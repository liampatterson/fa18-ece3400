==> flow/design.v <==
module UPDATE (
	RESET,
	X_ADDR,
	Y_ADDR,
	HREF,
	PCLK
);
input RESET;
input HREF;
input PCLK;
output reg [14:0] X_ADDR;
output reg [14:0] Y_ADDR;
always @ (posedge PCLK) begin
	if (RESET) begin
		X_ADDR <= 0;
		Y_ADDR <= 0;
	end
	else if (!HREF) begin
		X_ADDR <= 0;
		Y_ADDR <= Y_ADDR + 1;
	end
	else begin
		X_ADDR <= X_ADDR + 1;
		Y_ADDR <= Y_ADDR + 1;
	end
end
endmodule
Reports on UPDATE. What the tools print for UPDATE, step after step. Lines are those of the file above, counted from 1. Cell names lack the library's common part. Not given: -

Design top: UPDATE. Clock port: PCLK. Standard-cell library: sky130hd. Timing corner: tt_025C_1v80.

Word level. Yosys after proc, flatten, opt, wreduce and memory -nomap, before mapping. Enables and synchronous resets that opt folds into registers are not counted as muxes. Memory bits, and registers merged into a memory's read port (data or address), are not among the register bits. Print and check cells are not counted. Equal cells are merged and count once.

The figure for register bits is 30. For cells after elaboration the number is 6. The entry for bits of input ports reads 3.

Under bitwise logic cells stands 1. For reduce/logical cells the number is 1. Under add/sub/neg operators stands 2.

Operator list (number): adder 15 x 1 -> 15 bit (second input constant) (2); OR reduction 2 bit (1); inverter 1 bit (1).

Depth. Longest topological path by Yosys (ltp), each cell counted once; first at word level (registers and memories cut), then after technology mapping (sequential cells cut; the memories' decode and read muxes count).

For word-level depth the number is 2. Under ABC_AREA stands 0. The figure for mapped depth is 4.

After synthesis. Yosys stat after the flow's synthesis: flattened, memories mapped to cells. It holds for the ABC_AREA given above (unset counts as 0); a run with the other value may have another netlist.

Cells by type: dfxtp_1 (number 30, area in all 600.576 µm²); a21oi_1 (number 15, area in all 75.072 µm²); o31ai_1 (number 10, area in all 75.072 µm²); or4_1 (number 10, area in all 75.072 µm²); nand4_1 (number 7, area in all 43.792 µm²); nand3_1 (number 8, area in all 40.038 µm²); nor2_1 (number 10, area in all 37.536 µm²); xnor2_1 (number 4, area in all 35.034 µm²); or3_1 (number 5, area in all 31.28 µm²); inv_1 (number 8, area in all 30.029 µm²); nand2_1 (number 8, area in all 30.029 µm²); ha_1 (number 2, area in all 25.024 µm²); nand4_2 (number 2, area in all 25.024 µm²); nor2b_1 (number 4, area in all 25.024 µm²); nor4_1 (number 4, area in all 25.024 µm²); o21ai_0 (number 5, area in all 25.024 µm²); mux2_1 (number 2, area in all 22.522 µm²); nand4_4 (number 1, area in all 21.27 µm²).

Not listed: further types 8, cells in them 14.

Buffers: 3. Cells in the netlist: 149. Under synthesis area stands 1336.3 µm². Under flip-flop cells stands 30.

Path before layout. Path of least setup slack by OpenSTA after synthesis, without wires, with an ideal clock, recovery checks aside; 20% of the period is set as input and as output delay. Where synthesis merged equal registers, the netlist keeps one of their names.

Path kind: reg-to-reg. Start: register Y_ADDR[0]. End: register Y_ADDR[14]. For path delay the number is 1.606 ns. The entry for launch time at the first pin reads 0.000 ns. Driving pins on the path: 5. The figure for setup slack is 0.764 ns. Clock period: 2.37 ns. Arrival: 1.483 ns. Under synthesis period reached stands 1.606 ns.

"path delay" = arrival - input delay + setup time. "driving pins on the path" counts driving pins, that of a launching flip-flop among them; a cell with two outputs on the path counts twice. "synthesis period reached" is the clock period less the worst setup slack; recovery checks do not enter. This is arithmetic on one report: input and output delays are still those of the set period (20% each). Between the ends stands the longest chain of elaborated cells between them, by number of cells; it is not shown to be the way that was timed. Of several equally long chains one is given. A line is the first line of the expression or statement that the cell stems from. Yosys adds cells for indexed reads and writes and turns some case tables into memories. At most two assigning lines are given for a register; there are more.

Cell sequence: dfxtp_1 > ha_1 > nand4_2 > nor4_1 > mux2_1. Under length of the longest elaborated chain stands 1. Elaborated cells on any way between the ends: 1. Those cells by class: add/sub (1).

Ends and longest elaborated chain, post-synthesis: start, declared (line 12) `output reg [14:0] Y_ADDR;`; start, assigned (line 20) `Y_ADDR <= Y_ADDR + 1;`; start, assigned (line 24) `Y_ADDR <= Y_ADDR + 1;`; adder 15 x 1 -> 15 bit (line 24); end, assigned (line 20); end, assigned (line 24); end, declared (line 12).

Path in the finished layout. Path of least setup slack in the final report of run 1 (OpenROAD, finished layout, wires in). Where an end is a register, its clock arrival counts in the times.

Path kind: reg-to-reg. Start: register X_ADDR[0]. End: register X_ADDR[12]. The entry for launch time at the first pin reads 0.32 ns. Driving pins on the path: 5. Arrival: 1.76 ns. Clock period: 1.79 ns. The figure for setup slack is 0.27 ns.

Between the ends stands the longest chain of elaborated cells between them, by number of cells; it is not shown to be the way that was timed. Of several equally long chains one is given. At most two assigning lines are given for a register; there are more.

Cell sequence: dfxtp_2 > ha_1 > nand4_4 > or4_1 > a21oi_1. Under length of the longest elaborated chain stands 1. Elaborated cells on any way between the ends: 1. For source lines of those cells the number is 1. Those cells by class: add/sub (1).

Ends and longest elaborated chain, post-layout: start, declared (line 11) `output reg [14:0] X_ADDR;`; start, assigned (line 15) `X_ADDR <= 0;`; start, assigned (line 23) `X_ADDR <= X_ADDR + 1;`; adder 15 x 1 -> 15 bit (line 23); end, assigned (line 19) `X_ADDR <= 0;`; end, assigned (line 23); end, declared (line 11).

--- measured runs ---
Settings and measured results of 2 stored flow runs for module UPDATE (sky130hd), not sorted in any way. The constraints put input and output delay at 20% of the set period each and load the outputs with 0.01 pF. "achieved clock period" = clock period - worst setup slack. The figure is calculated, with input and output delays left at 20% of the set period. "allowed time less slack (worst setup path)" = time allowed to the worst setup path (clock period - input delay - output delay, where it has them) - its slack; a late launch clock adds to it, a late capture clock takes from it.

Run 1 has these settings: period_ns 1.79; SETUP_SLACK_MARGIN 0.18; CAP_MARGIN 20; CORE_MARGIN 2; CORE_UTILIZATION 40; SLEW_MARGIN 20. The measured die area is 3,819.2 µm². The allowed time less slack (worst setup path) reads 1.52 ns. Worst path kind: reg-to-reg. The worst slack on setup checks reads 0.272 ns. The setup TNS comes to 0.000 ns. The achieved clock period is 1.518 ns. The utilization of the finished layout comes to 58.4%. The measured worst hold slack after layout is 0.467 ns. For the standard-cell area after layout the run shows 1,825.5 µm². For the synthesis area the run shows 1,336.3 µm².

Run 2 has these settings: period_ns 1.05; CORE_UTILIZATION 36; SETUP_SLACK_MARGIN 0.3; PLACE_DENSITY 0.57; CORE_ASPECT_RATIO 1.37; CELL_PAD_IN_SITES_GLOBAL_PLACEMENT 1; CELL_PAD_IN_SITES_DETAIL_PLACEMENT 1; GPL_TIMING_DRIVEN 1; GPL_ROUTABILITY_DRIVEN 0; CTS_CLUSTER_SIZE 90; CAP_MARGIN 10; SLEW_MARGIN 5; MIN_ROUTING_LAYER met1; CORE_MARGIN 2. Outcome: stopped before the end: clock tree synthesis reported DPL-0033.
--- end ---
